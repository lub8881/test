==> flow/design.v <==
`timescale 1ns /1ns
module b8counter(
 output reg [7:0] q,
 input clk, rst,
 input [1:0] func,
 input [7:0] d
);
always @ (posedge clk)
 begin
 if(!rst) 
  case (func)
   2'b00 : q <= d;
   2'b01 : q <= d+1;
   2'b11 : q <= d-1;
  endcase
 else
  q<=8'b0;
 end
endmodule 
Reports on b8counter
What the tools print for b8counter, step after step.
Lines are those of the file above, counted from 1.
Cell names lack the library's common part.
{ "setup": {"top_module": "b8counter", "clock_port": "clk", "library": "sky130hd", "corner": "tt_025C_1v80"} }

Word level
Yosys after proc, flatten, opt, wreduce and memory -nomap, before mapping. Memory bits, and registers merged into a memory's read port (data or address), are not among the register bits. Print and check cells are not counted. Equal cells are merged and count once.
{ "bits": {"elab_cells": 8, "out_inout_bits": 8, "register_bits": 8, "input_bits": 12} }
{ "op_classes": {"reduce_and_logical": 2, "add_sub_neg": 2, "eq_ne": 2, "n_mux": 1} }
{ "op_table": {"columns": ["cell", "count"], "rows": [
  ["case mux 8 bit (select 3 bit)", 1],
  ["adder 8 x 1 -> 8 bit (second input constant)", 1],
  ["subtractor 8 x 1 -> 8 bit (second input constant)", 1],
  ["nonzero test 3 bit", 1],
  ["equality test 2 x 1 -> 1 bit (second input constant)", 1],
  ["equality test 2 bit (second input constant)", 1],
  ["zero test 2 bit", 1]
]} }

Longest topological paths
Longest topological path by Yosys (ltp), each cell counted once; first at word level (registers and memories cut), then after technology mapping (sequential cells cut; the memories' decode and read muxes count).
{ "depth": {"ltp_word": 2, "ABC_AREA": 0, "mapped_depth": 7, "mapped_depth_nobuf": 7} }

After synthesis
Yosys stat after the flow's synthesis: flattened, memories mapped to cells. It holds for the ABC_AREA given above (unset counts as 0); a run with the other value may have another netlist.
{ "synth_totals": {"mapped_cells": 84, "flip_flops": 8, "buffers": 7, "seq_area_um2": 160.2, "area_um2": 660.6} }
{ "types": {"columns": ["type", "count", "area_total_um2"], "rows": [
  ["dfxtp_1", 8, 160.154],
  ["a211oi_1", 4, 30.029],
  ["nor3_1", 6, 30.029],
  ["xnor2_1", 3, 26.275],
  ["mux2_2", 2, 22.522],
  ["nor2_1", 6, 22.522],
  ["buf_2", 4, 20.019],
  ["nand3_1", 4, 20.019],
  ["nor2b_1", 3, 18.768],
  ["o21ai_2", 2, 17.517],
  ["o311ai_1", 2, 17.517],
  ["xor2_1", 2, 17.517],
  ["a2111oi_2", 1, 15.014],
  ["a21oi_1", 3, 15.014],
  ["inv_1", 4, 15.014],
  ["nand2_1", 4, 15.014],
  ["nand3b_1", 2, 15.014],
  ["o21ai_0", 3, 15.014]
]} }
Other cell types: 20; their cells: 21.

Worst setup path after synthesis
Source: OpenSTA report_checks on the synthesized netlist (no wires, ideal clock, input and output delay 20% of the period each), path of least setup slack; recovery checks are left aside. Register names are those of the netlist, which keeps one name where synthesis merged equal registers.
{ "synth_path": {"path_kind": "input port to flip-flop", "startpoint": "input port d[1]", "endpoint": "register q[5]", "stages": 5, "setup_slack_ns": 1.649, "path_buffers": 1, "path_delay_ns": 1.214, "launch_ns": 0.716, "input_delay_ns": 0.716, "setup_time_ns": 0.103, "t_arrival_ns": 1.827, "required_time_ns": 3.477, "tclk_ns": 3.58, "synth_period_reached_ns": 1.931} }
"path_delay_ns" = arrival - input delay + setup time.
"stages": output pins that drive a net of the path, with the launching flip-flop's if there is one; two outputs of one cell count as two.
"synth_period_reached_ns" is the clock period less the worst setup slack; recovery checks do not enter. This is arithmetic on one report: input and output delays are still those of the set period (20% each).
Between the ends stands the longest chain of elaborated cells between them, by number of cells; it is not shown to be the way that was timed. Of several equally long chains one is given.
Each line given opens the expression or statement behind the cell; cells for indexed reads and writes are added by Yosys, which also makes memories of some case tables.
At most two assigning lines are given for a register; there are more.
{ "synth_between": {"cell_sequence": "buf_2 or4_4 o21ai_2 o21ai_2 a2111oi_2", "elab_chain_len": 2, "cone_cells": 3, "lines_between": 3, "classes_between": "add/sub (2); mux (1)"} }
{ "synth_lines": {"columns": ["element", "line_no", "source"], "rows": [
  ["start: declaration", 6, "input [7:0] d"],
  ["subtractor 8 x 1 -> 8 bit", 14, "2'b11 : q <= d-1;"],
  ["case mux 8 bit (select 3 bit)", 11, "case (func)"],
  ["end: assignment", 12, "2'b00 : q <= d;"],
  ["end: assignment", 13, "2'b01 : q <= d+1;"],
  ["end: declaration", 3, "output reg [7:0] q,"]
]} }

Path in the finished layout
Path of least setup slack in the final report of record 1 (OpenROAD, finished layout, wires in). Where an end is a register, its clock arrival counts in the times.
{ "layout_path": {"path_kind": "input port to flip-flop", "startpoint": "input port func[0]", "endpoint": "register q[4]", "tclk_ns": 1.91, "stages": 8, "setup_slack_ns": 0.11, "path_buffers": 1, "t_arrival_ns": 1.98, "required_time_ns": 2.08, "launch_ns": 0.38, "input_delay_ns": 0.38, "setup_time_ns": 0.09} }
Between the ends stands the longest chain of elaborated cells between them, by number of cells; it is not shown to be the way that was timed. Of several equally long chains one is given.
At most two assigning lines are given for a register; there are more.
{ "layout_between": {"cell_sequence": "clkdlybuf4s50_1 nand2_2 xnor2_2 ha_2 inv_1 a22oi_2 xnor2_1 o311ai_1", "elab_chain_len": 2, "cone_cells": 5, "lines_between": 1, "classes_between": "eq/ne (2); mux (1); reduce/logical (2)"} }
{ "layout_lines": {"columns": ["element", "line_no", "source"], "rows": [
  ["start: declaration", 5, "input [1:0] func,"],
  ["equality test 2 bit", 11, "case (func)"],
  ["case mux 8 bit (select 3 bit)", 11, null],
  ["end: assignment", 12, "2'b00 : q <= d;"],
  ["end: assignment", 13, "2'b01 : q <= d+1;"],
  ["end: declaration", 3, "output reg [7:0] q,"]
]} }

Add stored flow runs of b8counter

Design b8counter on sky130hd. What follows are 2 stored runs of the flow, each under its own settings; their order means nothing. The constraints put input and output delay at 20% of the set period each and load the outputs with 0.01 pF.
"timing.achieved_period_ns" means the clock period less the worst setup slack. The figure is calculated, with input and output delays left at 20% of the set period.
By "power_w" is meant OpenSTA's value without simulated activity: inputs other than the clock are taken to toggle once in ten clock periods, and the tool carries that through the logic.
[
  {
    "run": "record 1",
    "settings": { "period_ns": 1.91, "CORE_UTILIZATION": 23, "PLACE_DENSITY_LB_ADDON": 0.11, "CORE_MARGIN": 2, "CELL_PAD_IN_SITES_DETAIL_PLACEMENT": 1, "TNS_END_PERCENT": 10, "GPL_TIMING_DRIVEN": 0, "CTS_CLUSTER_SIZE": 53, "CAP_MARGIN": 20, "SLEW_MARGIN": 40 },
    "results": { "ws_setup_ns": 0.109, "worst_hold_slack_ns": 0.498, "power_w": 0.0005092, "yosys.chip_area_um2": 660.6, "timing.setup.tns_ns": 0.000, "fin_util_frac": 0.335, "timing.achieved_period_ns": 1.801, "die_um2": 3317.2 }
  },
  {
    "run": "record 2",
    "settings": { "period_ns": 1.97, "CORE_UTILIZATION": 27, "SETUP_SLACK_MARGIN": 0.38, "PLACE_DENSITY_LB_ADDON": 0.01, "CORE_ASPECT_RATIO": 1.21, "CORE_MARGIN": 10, "CELL_PAD_IN_SITES_GLOBAL_PLACEMENT": 2, "CELL_PAD_IN_SITES_DETAIL_PLACEMENT": 0, "ABC_AREA": 0, "CAP_MARGIN": 35, "MAX_ROUTING_LAYER": "met4", "SLEW_MARGIN": 20 },
    "results": { "ws_setup_ns": 0.421, "worst_hold_slack_ns": 0.587, "power_w": 0.000497, "yosys.chip_area_um2": 660.6, "timing.setup.tns_ns": 0.000, "fin_util_frac": 0.447, "timing.achieved_period_ns": 1.549, "die_um2": 4834.4 }
  }
]
