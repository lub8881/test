==> flow/design.v <==
`timescale 1ns / 1ns
module lshifter(
 output reg [15:0] shifted_a,shifted_b,
 input [3:0] bit4_a,bit4_b,
 input mux_sel_a,mux_sel_b,clk
);
always @ (posedge clk)
 begin
  if(mux_sel_a & mux_sel_b)
  begin
   shifted_a <= bit4_a << 8;
   shifted_b <= bit4_b << 8;
   end
  else if(mux_sel_a ^ mux_sel_b)
  begin
   shifted_a <= bit4_a << 4;
   shifted_b <= bit4_b << 4;
   end
  else
   begin
   shifted_a <= {12'b0,bit4_a};
   shifted_b <= {12'b0,bit4_b};
   end
 end  
endmodule
==> Reports on lshifter <==
Tool output for the design above, in the order of the flow.
Line numbers count from 1 in the design file above.
Cell names lack the library's common part.
{ "inputs": {"design": "lshifter", "clk_port": "clk", "library": "sky130hd", "lib_corner": "tt_025C_1v80"} }

==> After elaboration <==
Yosys after proc, flatten, opt, wreduce and memory -nomap, before mapping. Memory bits, and registers merged into a memory's read port (data or address), are not among the register bits. Print and check cells are not counted.
{ "word_totals": {"ff_bits": 32, "latchBits": 0, "mem_bits_rw": 0, "mem_bits_ro": 0, "clocked_rd_ports_x_width": 0, "mem_count": 0, "input_bits": 11, "wordCells": 17} }
{ "classes": {"n_addsub": 0, "multipliers": 0, "div": 0, "cmp": 0, "eq_ne": 0, "shift": 0, "muxes": 4, "bitwise": 3, "reduce_logical": 2} }
{ "ops": {"columns": ["cell", "n"], "rows": [
  ["12-bit two-way mux", 2],
  ["8-bit two-way mux", 2],
  ["2-bit OR reduction", 2],
  ["1-bit AND", 1],
  ["1-bit XOR", 1],
  ["1-bit NOT", 1]
]} }

==> Logic depth <==
Depth = most cells in a row (Yosys ltp): at word level without a register or memory, in the mapped netlist without a sequential cell, where the memories' decode and read muxes count.
{ "logic_depth": {"ltp_word": 3, "ABC_AREA": 0, "ltp_mapped": 3} }

==> Netlist <==
Yosys stat after the flow's synthesis: flattened, memories mapped to cells. It holds for the ABC_AREA given above (unset counts as 0); a run with the other value may have another netlist.
The area totals of this step are shown rounded.
{ "by_type": {"columns": ["type", "n"], "rows": [
  ["dfxtp_1", 24],
  ["and2_1", 24],
  ["buf_4", 8],
  ["ha_1", 2],
  ["inv_1", 2],
  ["conb_1", 1]
]} }
{ "synth_totals": {"cells": 61, "mapped_area_mm2": 0.000727, "seq_area_mm2": 0.00048, "ffs": 24} }

==> Timing after synthesis <==
Source: OpenSTA report_checks on the synthesized netlist (no wires, ideal clock, input and output delay 20% of the period each), path of least setup slack; recovery checks are left aside. Register names are those of the netlist, which keeps one name where synthesis merged equal registers.
{ "synth_timing": {"path_kind": "input -> register", "startpoint": "in mux_sel_a", "endpoint": "reg shifted_a[6]", "period_ns": 1.08, "setup_ns": 0.115, "t_first_pin_ns": 0.216, "arrival_ns": 0.725, "slack_ns": 0.240, "path_delay_ns": 0.624, "stages": 3, "period_less_setup_slack_ns": 0.84} }
"path_delay_ns" = arrival - input delay + setup time.
"stages" counts driving pins, that of a launching flip-flop among them; a cell with two outputs on the path counts twice.
"period_less_setup_slack_ns" is the clock period less the worst setup slack; recovery checks do not enter. This is arithmetic on one report: input and output delays are still those of the set period (20% each).
Between the ends stands the longest chain of elaborated cells between them, by number of cells; it is not shown to be the way that was timed. Of several equally long chains one is given.
A line is the first line of the expression or statement that the cell stems from. Yosys adds cells for indexed reads and writes and turns some case tables into memories.
At most two assigning lines are given for a register; there are more.
{ "synth_between": {"cell_sequence": "inv_1 > ha_1 > and2_1", "elab_chain_cells": 3, "cells_between": 4, "cone_lines": 2} }
{ "synth_lines": {"columns": ["element", "line_no", "source"], "rows": [
  ["start: declaration", 5, "input mux_sel_a,mux_sel_b,clk"],
  ["1-bit XOR", 14, "else if(mux_sel_a ^ mux_sel_b)"],
  ["1-bit NOT", null, null],
  ["2-bit OR reduction", null, null],
  ["end: assignment", 11, "shifted_a <= bit4_a << 8;"],
  ["end: assignment", 16, "shifted_a <= bit4_a << 4;"],
  ["end: declaration", 3, "output reg [15:0] shifted_a,shifted_b,"]
]} }

==> Timing after layout <==
From the final timing report of flow run B: the path of least setup slack in the routed layout; clock arrival at registers is part of the times.
{ "layout_timing": {"path_kind": "register -> output", "startpoint": "reg shifted_a[1]", "endpoint": "out shifted_a[1]", "period_ns": 1.43, "output_delay_ns": 0.29, "t_first_pin_ns": 0.30, "arrival_ns": 0.92, "slack_ns": 0.23, "stages": 2} }
At most two assigning lines are given for a register; there are more.
{ "layout_between": {"cell_sequence": "dfxtp_1 > dlygate4sd2_1", "elab_chain_cells": 0, "cells_between": 0, "cone_lines": 0} }
{ "layout_lines": {"columns": ["element", "line_no", "source"], "rows": [
  ["start: declaration", 3, "output reg [15:0] shifted_a,shifted_b,"],
  ["start: assignment", 11, "shifted_a <= bit4_a << 8;"],
  ["start: assignment", 16, "shifted_a <= bit4_a << 4;"],
  ["end: declaration", 3, null]
]} }

Add stored flow runs of lshifter

Module lshifter, platform sky130hd: 2 stored runs of the flow (Yosys, OpenROAD) with differing settings, in no particular order. Input and output delays are each 20% of the period that was set; the output load is 0.01 pF.
"worst path time" = time allowed to the worst setup path (clock period - input delay - output delay, where it has them) - its slack; a late launch clock adds to it, a late capture clock takes from it.
"power consumption": no workload was simulated; the value follows from the tool's default switching activity.
Values from the reports are rounded here.

==> flow run A: settings <==
{ "period_ns": 1.06, "CORE_UTILIZATION": 45, "PLACE_DENSITY": 0.39, "CORE_ASPECT_RATIO": 0.69, "CELL_PAD_IN_SITES_DETAIL_PLACEMENT": 2, "TNS_END_PERCENT": 70, "CTS_CLUSTER_DIAMETER": 356, "MIN_ROUTING_LAYER": "met2", "CAP_MARGIN": 20, "CORE_MARGIN": 2, "SLEW_MARGIN": 20 }
==> flow run A: results <==
no results, placement failed with DPL-0033

==> flow run B: settings <==
{ "period_ns": 1.43, "CORE_UTILIZATION": 47, "SETUP_SLACK_MARGIN": 0.11, "PLACE_DENSITY_LB_ADDON": 0.11, "GPL_TIMING_DRIVEN": 0, "CTS_CLUSTER_SIZE": 24, "CTS_CLUSTER_DIAMETER": 225, "CAP_MARGIN": 0, "CORE_MARGIN": 2, "SLEW_MARGIN": 20 }
==> flow run B: results <==
final utilization: 76.1%
die area: 0.00188 mm²
power consumption: 0.00121 W
post-synthesis cell area: 0.000727 mm²
worst slack on setup checks: 0.227 ns
setup TNS: 0.000 ns
final worst hold slack: 0.570 ns
worst path time: 0.92 ns
worst path kind: register -> output
standard-cell area after routing: 0.00112 mm²
